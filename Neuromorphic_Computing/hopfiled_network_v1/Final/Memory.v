==> flow/design.v <==
module Memory
#(
	parameter N_ELEMENTS = 64,
	parameter ADDR_WIDTH = 6,
	parameter DATA_WIDTH = 4
)(
	input                   clk,     
	input                   rst,     
	input  [ADDR_WIDTH-1:0] r_addr,  
	input  [ADDR_WIDTH-1:0] w_addr,  
	input  [DATA_WIDTH-1:0] w_data,  
	input                   w_en,    
	output [DATA_WIDTH-1:0] r_data   
);
	reg [DATA_WIDTH-1:0] mem[N_ELEMENTS:0];
	assign r_data = mem[r_addr];
	genvar i;
	generate
		for (i = 0; i < N_ELEMENTS; i = i + 1) begin : wport
			always @(posedge clk) begin
				if (rst) begin
					mem[i] <= 0;
				end
				else if (w_en && w_addr == i) begin
					mem[i] <= w_data;
				end
			end
		end
	endgenerate
endmodule
== Tool chain data of Memory ==
Tool output for the design above, in the order of the flow.
Line numbers count from 1 in the design file above.
Library cell names are shortened.
A cell with -- has no value.

* Top: Memory
* Clock port: clk
* Cell library: sky130hd
* Corner: tt_025C_1v80

== Word-level counts ==
Source: Yosys, flattened and elaborated. Widths are those after wreduce; folded enables and synchronous resets count as part of the registers. Registers that Yosys merges into a memory's read port (data or address) are not register bits. Print and check cells do not count. Equal cells are merged and count once.

* Bits in latches: 0
* ROM bits: 0
* Memory bits (writable): 0
* Clocked read ports x word width: 0
* Memory cells: 0
* Register bits after elaboration: 256
* Bits of input ports: 19

* Div/mod/pow operators: 0
* Reductions and logical operators: 66
* $add $sub $neg: 0
* Bitwise operators: 0
* Shifts and indexed selects: 0
* Equality and inequality tests: 126
* $mul: 0
* Order comparisons: 0
* Multiplexer cells: 1

{| class="wikitable"
|+ Operator list
! cell !! count
|-
| 6-bit equality test (second input constant) || 64
|-
| 4-bit case mux with 64-bit select || 1
|-
| 6-bit by 5-bit equality test with 1-bit output (second input constant) || 32
|-
| 6-bit by 4-bit equality test with 1-bit output (second input constant) || 16
|-
| 1-bit logical AND || 64
|-
| 6-bit by 3-bit equality test with 1-bit output (second input constant) || 8
|-
| 6-bit by 2-bit equality test with 1-bit output (second input constant) || 4
|-
| 6-bit by 1-bit equality test with 1-bit output (second input constant) || 2
|-
| 7-bit logical NOT || 1
|-
| 6-bit logical NOT || 1
|}

== Depth ==
Depth = most cells in a row (Yosys ltp): at word level without a register or memory, in the mapped netlist without a sequential cell, where the memories' decode and read muxes count.

* Depth after elaboration: 2
* ABC_AREA: 0
* Depth in mapped cells: 10
* Mapped depth without buffers: 6

== After synthesis ==
Source: synth_stat.txt of the flow (Yosys; design flattened, memories mapped). It holds for the ABC_AREA given above (unset counts as 0); a run with the other value may have another netlist.

* Area of sequential cells: 5124.9 um^2
* Flip-flops: 256
* Synthesis area: 12413.2 um^2
* Cells in the netlist: 1590

{| class="wikitable"
|+ Cell types
! cell !! count !! total area (um^2)
|-
| dfxtp_1 || 256 || 5.12E+03
|-
| a21oi_1 || 208 || 1.04E+03
|-
| nand3_1 || 206 || 1.03E+03
|-
| nand2_1 || 253 || 949.661
|-
| mux2i_1 || 91 || 910.874
|-
| nor2_1 || 117 || 439.171
|-
| clkbuf_1 || 106 || 397.882
|-
| mux2_2 || 17 || 191.434
|-
| a32oi_1 || 21 || 183.926
|-
| buf_2 || 26 || 130.125
|-
| o21ai_0 || 24 || 120.115
|-
| a22oi_1 || 15 || 112.608
|-
| nor3b_1 || 14 || 105.101
|-
| nand4_1 || 16 || 100.096
|-
| nor2b_1 || 16 || 100.096
|-
| and3_1 || 14 || 87.584
|-
| nor3_1 || 17 || 85.082
|-
| buf_1 || 22 || 82.579
|}

Not listed: further types 49, cells in them 151.

== Timing after synthesis ==
OpenSTA on the mapped netlist: ideal clock, no wires. The path of least setup slack (recovery checks aside). Input and output delay are each 20% of the period. Register names are those of the netlist, which keeps one name where synthesis merged equal registers.

* Path type: input port to output port
* Start point: input port r_addr[5]
* End point: output port r_data[0]
* Setup slack: 399 ps
* Path delay: 1635 ps
* Stages: 7
* Output delay: 678 ps
* Clock period: 3390 ps
* Launch time at the first pin: 678 ps
* Arrival: 2313 ps
* Required time: 2712 ps
* Buffers on the path: 1
* Period reached after synthesis: 2991 ps

"path delay" is the arrival time less input delay plus setup time.
At an output port there is no setup time.
"stages": output pins that drive a net of the path, with the launching flip-flop's if there is one; two outputs of one cell count as two.
"period reached after synthesis" is the clock period less the worst setup slack; recovery checks do not enter. This is arithmetic on one report: input and output delays are still those of the set period (20% each).
Between the ends stands the longest chain of elaborated cells between them, by number of cells; it is not shown to be the way that was timed. Of several equally long chains one is given.
Each line given opens the expression or statement behind the cell; cells for indexed reads and writes are added by Yosys, which also makes memories of some case tables.

* Cell sequence: buf_2 mux2_1 a32oi_1 o32ai_1 or4_1 a2111oi_2 a21oi_1
* Cells in the longest elaborated chain: 2
* Elaborated cells between the ends (all ways): 65
* RTL lines with such cells: 1
* Those cells by class: 63 x eq/ne; 1 x mux; 1 x reduce/logical

{| class="wikitable"
|+ Ends and longest elaborated chain, post-synthesis
! element !! RTL line !! RTL
|-
| start, declared || 9 || <nowiki>input [ADDR_WIDTH-1:0] r_addr,</nowiki>
|-
| 6-bit equality test || 16 || <nowiki>assign r_data = mem[r_addr];</nowiki>
|-
| 4-bit case mux with 64-bit select || 16 ||
|-
| end, declared || 13 || <nowiki>output [DATA_WIDTH-1:0] r_data</nowiki>
|}

== Worst path after layout ==
From the final timing report of run 1: the path of least setup slack in the routed layout; clock arrival at registers is part of the times.
The report prints the path's times to 10 ps; the period is as set.

* Path type: input port to output port
* Start point: input port r_addr[4]
* End point: output port r_data[2]
* Launch time at the first pin: 710 ps
* Required time: 2820 ps
* Arrival: 2840 ps
* Setup slack: -10 ps
* Stages: 10
* Clock period: 3530 ps
* Buffers on the path: 4
* Output delay: 710 ps

Between the ends stands the longest chain of elaborated cells between them, by number of cells; it is not shown to be the way that was timed. Of several equally long chains one is given.

* Cell sequence: buf_4 buf_4 buf_4 mux2_2 a32oi_2 o221ai_1 nor3_2 nand4_1 o22a_1 clkdlybuf4s15_1
* Cells in the longest elaborated chain: 2
* Elaborated cells between the ends (all ways): 65
* RTL lines with such cells: 1
* Those cells by class: 63 x eq/ne; 1 x mux; 1 x reduce/logical

{| class="wikitable"
|+ Ends and longest elaborated chain, post-layout
! element !! RTL line !! RTL
|-
| start, declared || 9 || <nowiki>input [ADDR_WIDTH-1:0] r_addr,</nowiki>
|-
| 6-bit equality test || 16 || <nowiki>assign r_data = mem[r_addr];</nowiki>
|-
| 4-bit case mux with 64-bit select || 16 ||
|-
| end, declared || 13 || <nowiki>output [DATA_WIDTH-1:0] r_data</nowiki>
|}

==> results <==
Below are 2 stored runs of the flow (Yosys, OpenROAD; platform sky130hd) on Memory, each with its settings and what was measured, unordered. Constraints: input delay and output delay 20% of the set period each, output load 0.01 pF.
"clock period reached" means the clock period less the worst setup slack. The figure is calculated, with input and output delays left at 20% of the set period.
"critical path time" is the time allowed to the run's worst setup path (the clock period less input and output delay, where it has them) less its slack. Clock arrival times count: a late capture clock shortens it, a late launch clock lengthens it.
By "total power of the final layout" is meant OpenSTA's value without simulated activity: inputs other than the clock are taken to toggle once in ten clock periods, and the tool carries that through the logic.
"critical path time" is given in steps of 10 ps.

=== Run 1 ===
{| class="wikitable"
! Setting !! Value
|-
| period_ns || 3.53
|-
| CORE_UTILIZATION || 41
|-
| CORE_ASPECT_RATIO || 0.84
|-
| CELL_PAD_IN_SITES_GLOBAL_PLACEMENT || 0
|-
| TNS_END_PERCENT || 70
|-
| CTS_CLUSTER_SIZE || 34
|-
| MAX_ROUTING_LAYER || met4
|-
| CAP_MARGIN || 20
|-
| CORE_MARGIN || 2
|-
| SLEW_MARGIN || 20
|-
! Result !! Value
|-
| Lowest setup slack || -14 ps
|-
| Total power of the final layout || 6.361 mW
|-
| Std-cell area (final layout) || 15264.6 um^2
|-
| Utilization after layout || 51.1%
|-
| Worst-case hold slack || 453 ps
|-
| Yosys chip area after synthesis || 12413.2 um^2
|-
| Full die area || 31689.6 um^2
|-
| Post-route setup TNS || -23 ps
|-
| Critical path time || 2130 ps
|-
| Worst path kind || input port to output port
|-
| Clock period reached || 3544 ps
|}

=== Run 2 ===
{| class="wikitable"
! Setting !! Value
|-
| period_ns || 3.26
|-
| CORE_UTILIZATION || 35
|-
| SETUP_SLACK_MARGIN || 0.49
|-
| PLACE_DENSITY_LB_ADDON || 0.28
|-
| HOLD_SLACK_MARGIN || 0.13
|-
| CORE_ASPECT_RATIO || 0.72
|-
| CORE_MARGIN || 4
|-
| CTS_CLUSTER_SIZE || 91
|-
| CAP_MARGIN || 5
|-
| MIN_ROUTING_LAYER || met1
|-
| MAX_ROUTING_LAYER || met4
|-
| SLEW_MARGIN || 20
|-
! Result !! Value
|-
| Lowest setup slack || -42 ps
|-
| Total power of the final layout || 7.229 mW
|-
| Std-cell area (final layout) || 16085.4 um^2
|-
| Utilization after layout || 46.0%
|-
| Worst-case hold slack || 454 ps
|-
| Yosys chip area after synthesis || 12413.2 um^2
|-
| Full die area || 38583.9 um^2
|-
| Post-route setup TNS || -80 ps
|-
| Critical path time || 2000 ps
|-
| Worst path kind || input port to output port
|-
| Clock period reached || 3302 ps
|}
